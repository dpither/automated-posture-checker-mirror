==> flow/design.v <==
module reg32_avalon(input logic clk, input logic reset_n, input logic [31:0] writedata, 
    output logic [31:0] readdata, input logic write, input logic read, input logic [3:0] byteenable, input logic chipselect, 
    output logic [31:0] Q_export);
    wire [3:0] local_byteenable;
    wire [31:0] to_reg, from_reg;
    assign to_reg = writedata;
    assign local_byteenable = (chipselect & write) ? byteenable : 4'd0;
    always_ff @(posedge clk) begin
        if (!reset_n)
            from_reg <= 32'b0;
        else begin
            if (local_byteenable[0]) from_reg[7:0] <= to_reg[7:0];
            if (local_byteenable[1]) from_reg[15:8] <= to_reg[15:8];
            if (local_byteenable[2]) from_reg[23:16] <= to_reg[23:16];
            if (local_byteenable[3]) from_reg[31:24] <= to_reg[31:24];
        end
    end
    assign readdata = from_reg;
    assign Q_export = from_reg;
endmodule
Tool chain data of reg32_avalon
What the tools print for reg32_avalon, step after step.
Line numbers count from 1 in the design file above.
Operators carry their Yosys type and port widths (W data, S select, Z words).
Library cell names are shortened.
{"block": "inputs", "top_module": "reg32_avalon", "clock_port": "clk", "lib": "sky130hd", "pvt_corner": "tt_025C_1v80"}

Word level
Source: Yosys, flattened and elaborated, memories not mapped. Widths are those after wreduce; folded enables and synchronous resets count as part of the registers. Registers that Yosys merges into a memory's read port (data or address) are not register bits. Print and check cells do not count. Equal cells are merged and count once.
{"block": "classes", "n_mux": 1, "bitwise": 1}
{"block": "op_table", "cell": "$mux W4", "n": 1}
{"block": "op_table", "cell": "$and A1 B1 Y1", "n": 1}
{"block": "word_totals", "register_bits": 32, "in_bits": 41, "out_inout_bits": 64, "word_cells": 6}

Depth
Longest topological path by Yosys (ltp), each cell counted once; first at word level (registers and memories cut), then after technology mapping (sequential cells cut; the memories' decode and read muxes count).
{"block": "logic_depth", "depth_word": 2, "abc_area": 0, "mapped_depth": 4, "ltp_nobuf": 2}

Mapped cells and area
Source: synth_stat.txt of the flow (Yosys; design flattened, memories mapped). It holds for the ABC_AREA given above (unset counts as 0); a run with the other value may have another netlist.
{"block": "types", "cell": "dfxtp_1", "n": 32, "type_area_um2": 640.614}
{"block": "types", "cell": "mux2i_1", "n": 32, "type_area_um2": 320.307}
{"block": "types", "cell": "buf_4", "n": 37, "type_area_um2": 277.766}
{"block": "types", "cell": "nand2_1", "n": 64, "type_area_um2": 240.23}
{"block": "types", "cell": "buf_6", "n": 5, "type_area_um2": 56.304}
{"block": "types", "cell": "and3_1", "n": 4, "type_area_um2": 25.024}
{"block": "types", "cell": "clkbuf_4", "n": 1, "type_area_um2": 7.507}
{"block": "synth_totals", "cells": 175, "yosys_area_um2": 1567.8, "seq_area_um2": 640.6, "ff_cells": 32, "buffers": 43}

Worst setup path after synthesis
Path of least setup slack by OpenSTA after synthesis, without wires, with an ideal clock, recovery checks aside; 20% of the period is set as input and as output delay. Where synthesis merged equal registers, the netlist keeps one of their names.
{"block": "synth_timing", "kind": "input to register", "start": "input port byteenable[0]", "end": "register from_reg[0]", "period_ps": 738, "setup_ps": 119, "t_first_pin_ps": 148, "arrival_time_ps": 555, "t_required_ps": 619, "setup_slack_ps": 64, "path_delay_ps": 526, "path_stages": 3, "period_less_setup_slack_ps": 674}
"path_delay_ps" = arrival - input delay + setup time.
"path_stages" counts driving pins, that of a launching flip-flop among them; a cell with two outputs on the path counts twice.
"period_less_setup_slack_ps" = period - worst setup slack (recovery checks aside). The figure is calculated, with input and output delays left at 20% of the set period.
The rows between start and end are the longest chain of elaborated cells between them; the timing report does not say that the signal goes this way. Where chains are equally long, one stands for them.
A line is the first line of the expression or statement that the cell stems from. Yosys adds cells for indexed reads and writes and turns some case tables into memories.
{"block": "synth_between", "path_cell_list": "and3_1 -> buf_6 -> mux2i_1", "elab_chain_cells": 1, "cone_cells": 1, "lines_between": 1, "cone_classes": "mux: 1"}
{"block": "synth_rtl", "element": "start: declaration", "line_no": 2, "source": "output logic [31:0] readdata, input logic write, input logic read, input logic [3:0] byteenable, input logic c ..."}
{"block": "synth_rtl", "element": "$mux W4", "line_no": 7, "source": "assign local_byteenable = (chipselect & write) ? byteenable : 4'd0;"}
{"block": "synth_rtl", "element": "end: assignment", "line_no": 10, "source": "from_reg <= 32'b0;"}
{"block": "synth_rtl", "element": "end: assignment", "line_no": 12, "source": "if (local_byteenable[0]) from_reg[7:0] <= to_reg[7:0];"}
{"block": "synth_rtl", "element": "end: declaration", "line_no": 5, "source": "wire [31:0] to_reg, from_reg;"}

Timing after layout
Path of least setup slack in the final report of flow run A (OpenROAD, finished layout, wires in). Where an end is a register, its clock arrival counts in the times.
The path's times are printed in steps of 10 ps; the period is the one set.
{"block": "layout_timing", "kind": "register to output", "start": "register from_reg[20]", "end": "output port Q_export[20]", "period_ps": 1100, "out_delay_ps": 220, "t_first_pin_ps": 330, "arrival_time_ps": 840, "t_required_ps": 880, "setup_slack_ps": 40, "path_stages": 2}
{"block": "layout_between", "path_cell_list": "dfxtp_2 -> buf_6", "elab_chain_cells": 0, "cone_cells": 0, "lines_between": 0}
{"block": "layout_rtl", "element": "start: declaration", "line_no": 5, "source": "wire [31:0] to_reg, from_reg;"}
{"block": "layout_rtl", "element": "start: assignment", "line_no": 10, "source": "from_reg <= 32'b0;"}
{"block": "layout_rtl", "element": "start: assignment", "line_no": 14, "source": "if (local_byteenable[2]) from_reg[23:16] <= to_reg[23:16];"}
{"block": "layout_rtl", "element": "end: declaration", "line_no": 3, "source": "output logic [31:0] Q_export);"}

--- measured runs ---
Measured data: module reg32_avalon, platform sky130hd, 2 stored runs of the flow under differing settings, order arbitrary. Input and output delays are each 20% of the period that was set; the output load is 0.01 pF.
By "achievedPeriod_ps" is meant the clock period of the run minus its worst setup slack. This is arithmetic on one report: input and output delays are still those of the set period (20% each).
By "worstPathTime_ps" is meant the share of the clock period that the worst setup path is allowed (20% is reserved at inputs, 20% at outputs), minus its slack. Clock arrival times at its registers enter into it.
"total_power_uw" rests on the timing tool's default activity at the inputs, not on a simulated workload.
"worstPathTime_ps" is known to 10 ps.

{"run": "flow run A", "settings": { "period_ns": 1.1, "CORE_UTILIZATION": 52, "SETUP_SLACK_MARGIN": 0.18, "PLACE_DENSITY_LB_ADDON": 0.04, "ABC_AREA": 0, "GPL_TIMING_DRIVEN": 1, "CTS_CLUSTER_DIAMETER": 59, "MAX_ROUTING_LAYER": "met4", "CAP_MARGIN": 20, "CORE_MARGIN": 2, "SLEW_MARGIN": 20 }, "results": { "post_synth_area_um2": 1567.8, "design_die_area_um2": 3470.4, "finalCellArea_um2": 2662.6, "utilization_pct": 94.9, "worst_setup_slack_ps": 43, "setup_tns_ps": 0, "worst_hold_slack_ps": 382, "total_power_uw": 2544, "achievedPeriod_ps": 1057, "worstPathTime_ps": 840, "worstPathKind": "register to output" }}
{"run": "flow run B", "settings": { "period_ns": 0.947, "CORE_UTILIZATION": 64, "PLACE_DENSITY": 0.75, "CORE_ASPECT_RATIO": 0.86, "CORE_MARGIN": 7, "CELL_PAD_IN_SITES_DETAIL_PLACEMENT": 1, "TNS_END_PERCENT": 50, "CTS_CLUSTER_SIZE": 88, "CTS_CLUSTER_DIAMETER": 68, "CAP_MARGIN": 20, "SLEW_MARGIN": 25 }, "outcome": "no final report: placement broke off with GPL-0301"}
--- end ---
