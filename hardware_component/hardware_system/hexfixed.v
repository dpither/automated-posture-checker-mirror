==> flow/design.v <==
module hexfixed(input clk, input reset_n,
                  input address,
                  input read, output reg [31:0] readdata,
                  input write, input [31:0] writedata,
                  output reg [6:0] hex0);
	reg [31:0] mem;
	always @(*)
      case (writedata) 
         32'd0: hex0 = 7'b1000000;
         32'd1: hex0 = 7'b0001000;
         32'd2: hex0 = 7'b0100100;
         32'd3: hex0 = 7'b0110000;
         32'd4: hex0 = 7'b0011001;
         32'd5: hex0 = 7'b0010010;
         32'd6: hex0 = 7'b0000010;
         32'd7: hex0 = 7'b1111000;
         32'd8: hex0 = 7'b0000000;
         32'd9: hex0 = 7'b0010000;
         32'd10: hex0 = 7'b1000000;
         32'd11: hex0 = 7'b1100001;
         32'd12: hex0 = 7'b0011000;
         32'd13: hex0 = 7'b0001001;
         default: hex0 = 7'b1111111; 
      endcase
	always @(posedge clk)
	begin
		if (write)
			mem <= writedata;
		readdata <= mem;
	end
endmodule
* Tool chain data of hexfixed
What the tools print for hexfixed, step after step.
Line numbers count from 1 in the design file above.
Operators: Yosys type, input widths -> output width; for muxes data width and select width s.
Library cell names are shortened.
A cell with n/a has no value.
- Top :: hexfixed
- Clock port :: clk
- Library :: sky130hd
- Corner :: tt_025C_1v80

* Word level
Counts by Yosys on the flattened word-level netlist (proc, flatten, opt, wreduce; memories kept). Register bits leave out memories and registers merged into their read ports (data or address); mux counts leave out enables and synchronous resets folded into registers. Print and check cells are left out. Cells with the same type and inputs are merged into one.
Memory sizes are those after Yosys's memory passes, which may raise the word count (mostly to a power of two), join words into wider ones and drop unused or constant bits.
- Register bits :: 64
- Memory bits (read-only) :: 112
- Memory cells :: 1
- Bits of input ports :: 37
- Word-level cells :: 5
- Muxes and demuxes :: 1
- Reductions and logical operators :: 1
** Memories
- (no name shown) :: words 16, bits a word 7, rd ports 1, wr ports 0, line 8 : case (writedata)
** Operators with widths (number)
- $logic_not 28->1 :: 1
- $mux 7 :: 1

* Longest topological paths
Longest topological path by Yosys (ltp), each cell counted once; first at word level (registers and memories cut), then after technology mapping (sequential cells cut; the memories' decode and read muxes count).
- Word-level depth :: 2
- ABC_AREA :: 0
- Mapped depth :: 5
- Mapped depth without buffers :: 5

* Netlist
Yosys stat after the flow's synthesis: flattened, memories mapped to cells. It holds for the ABC_AREA given above (unset counts as 0); a run with the other value may have another netlist.
The area totals of this step are shown rounded.
** Cell types (number)
- edfxtp_1 :: 32
- dfxtp_1 :: 32
- ha_1 :: 6
- nor4_1 :: 7
- nand3_1 :: 5
- o2111ai_1 :: 2
- buf_2 :: 3
- nand2_1 :: 4
- o211ai_1 :: 2
- mux2_2 :: 1
- a21bo_2 :: 1
- mux2i_1 :: 1
- and4_1 :: 1
- xor2_1 :: 1
- a211oi_1 :: 1
- a22oi_1 :: 1
- buf_4 :: 1
- inv_1 :: 2
Other cell types: 7; their cells: 7.
- Cell count :: 110
- Chip area (Yosys) :: 0.001931 sq mm
- Flip-flop cells :: 64
- Buffers :: 4

* Timing after synthesis
Path of least setup slack by OpenSTA after synthesis, without wires, with an ideal clock, recovery checks aside; 20% of the period is set as input and as output delay. Where synthesis merged equal registers, the netlist keeps one of their names.
- Path type :: input -> output
- Start point :: input port writedata[1]
- End point :: output port hex0[6]
- Period :: 1300 ps
- Output delay :: 260 ps
- Arrival :: 1017 ps
- Data required time :: 1040 ps
- Slack :: 23 ps
- Delay of the path :: 757 ps
- Driving pins on the path :: 5
- Synthesis period reached :: 1277 ps
"delay of the path" = arrival - input delay + setup time.
A path that ends at an output port has no setup time.
"driving pins on the path": output pins that drive a net of the path, with the launching flip-flop's if there is one; two outputs of one cell count as two.
"synthesis period reached" = period - worst setup slack (recovery checks aside). The figure is calculated, with input and output delays left at 20% of the set period.
The rows between start and end are the longest chain of elaborated cells between them; the timing report does not say that the signal goes this way. Where chains are equally long, one stands for them.
A line is the first line of the expression or statement that the cell stems from. Yosys adds cells for indexed reads and writes and turns some case tables into memories.
The chain passes a memory read, where the word-level depth is cut; so it can be longer than that depth.
- Cell sequence :: inv_1 -> ha_1 -> mux2_2 -> mux2i_1 -> nand3_1
- Length of the longest elaborated chain :: 2
- Elaborated cells on any way between the ends :: 2
- RTL lines with such cells :: 1
- Classes of those cells :: 1 x mux; 1 x memory
** Ends and longest elaborated chain, after synthesis
- start: declaration :: line 4 : input write, input [31:0] writedata,
- $mem_v2 16x7 :: line 8 : case (writedata)
- $mux 7 :: line 8
- end: declaration :: line 5 : output reg [6:0] hex0);

* Timing after layout
Path of least setup slack in the final report of run 1 (OpenROAD, finished layout, wires in). Where an end is a register, its clock arrival counts in the times.
The report prints the path's times to 10 ps; the period is as set.
- Path type :: input -> output
- Start point :: input port writedata[13]
- End point :: output port hex0[4]
- Period :: 2250 ps
- Output delay :: 450 ps
- Arrival :: 1750 ps
- Data required time :: 1800 ps
- Slack :: 50 ps
- Driving pins on the path :: 6
The rows between start and end are the longest chain of elaborated cells between them; the timing report does not say that the signal goes this way. Where chains are equally long, one stands for them.
- Cell sequence :: dlygate4sd2_1 -> nor4_2 -> and4_4 -> buf_4 -> o211ai_1 -> buf_2
- Length of the longest elaborated chain :: 2
- Elaborated cells on any way between the ends :: 2
- RTL lines with such cells :: 1
- Classes of those cells :: 1 x mux; 1 x reduce/logical
** Ends and longest elaborated chain, after layout
- start: declaration :: line 4 : input write, input [31:0] writedata,
- $logic_not 28->1 :: line 8 : case (writedata)
- $mux 7 :: line 8
- end: declaration :: line 5 : output reg [6:0] hex0);

Data sheet: physical implementation of hexfixed

Below are 2 stored runs of the flow (Yosys, OpenROAD; platform sky130hd) on hexfixed, each with its settings and what was measured, unordered. Constraints: input delay and output delay 20% of the set period each, output load 0.01 pF.
By "period achieved" is meant the clock period of the run minus its worst setup slack. This is arithmetic on one report: input and output delays are still those of the set period (20% each).
"time on the worst setup path" is the time allowed to the run's worst setup path (the clock period less input and output delay, where it has them) less its slack. Clock arrival times count: a late capture clock shortens it, a late launch clock lengthens it.
"power consumption": no workload was simulated; the value follows from the tool's default switching activity.
"time on the worst setup path" is given in steps of 10 ps.
Results are given in rounded form.

** Run 1
- Settings :: period_ns=2.25; CORE_UTILIZATION=43; PLACE_DENSITY=0.55; CELL_PAD_IN_SITES_GLOBAL_PLACEMENT=2; CELL_PAD_IN_SITES_DETAIL_PLACEMENT=1; TNS_END_PERCENT=50; GPL_ROUTABILITY_DRIVEN=1; CTS_CLUSTER_SIZE=21; CTS_CLUSTER_DIAMETER=353; CAP_MARGIN=5; SLEW_MARGIN=10; MIN_ROUTING_LAYER=met2; CORE_MARGIN=2
- Standard-cell area after layout :: 0.003025 sq mm
- Power consumption :: 2.598 mW
- Period achieved :: 2205 ps
- Overall die area :: 0.005042 sq mm
- Time on the worst setup path :: 1300 ps
- Type of the worst setup path :: input -> output
- Synthesis area :: 0.001931 sq mm
- Setup TNS :: 0 ps
- Final worst hold slack :: 339 ps
- Post-route utilization :: 69.5%
- Smallest setup slack :: 45 ps

** Run 2
- Settings :: period_ns=1.16; CAP_MARGIN=20; CORE_MARGIN=2; CORE_UTILIZATION=40; SLEW_MARGIN=20
- Standard-cell area after layout :: 0.003062 sq mm
- Power consumption :: 4.865 mW
- Period achieved :: 1502 ps
- Overall die area :: 0.005399 sq mm
- Time on the worst setup path :: 1040 ps
- Type of the worst setup path :: input -> output
- Synthesis area :: 0.001931 sq mm
- Setup TNS :: -2130 ps
- Final worst hold slack :: 78 ps
- Post-route utilization :: 65.3%
- Smallest setup slack :: -342 ps
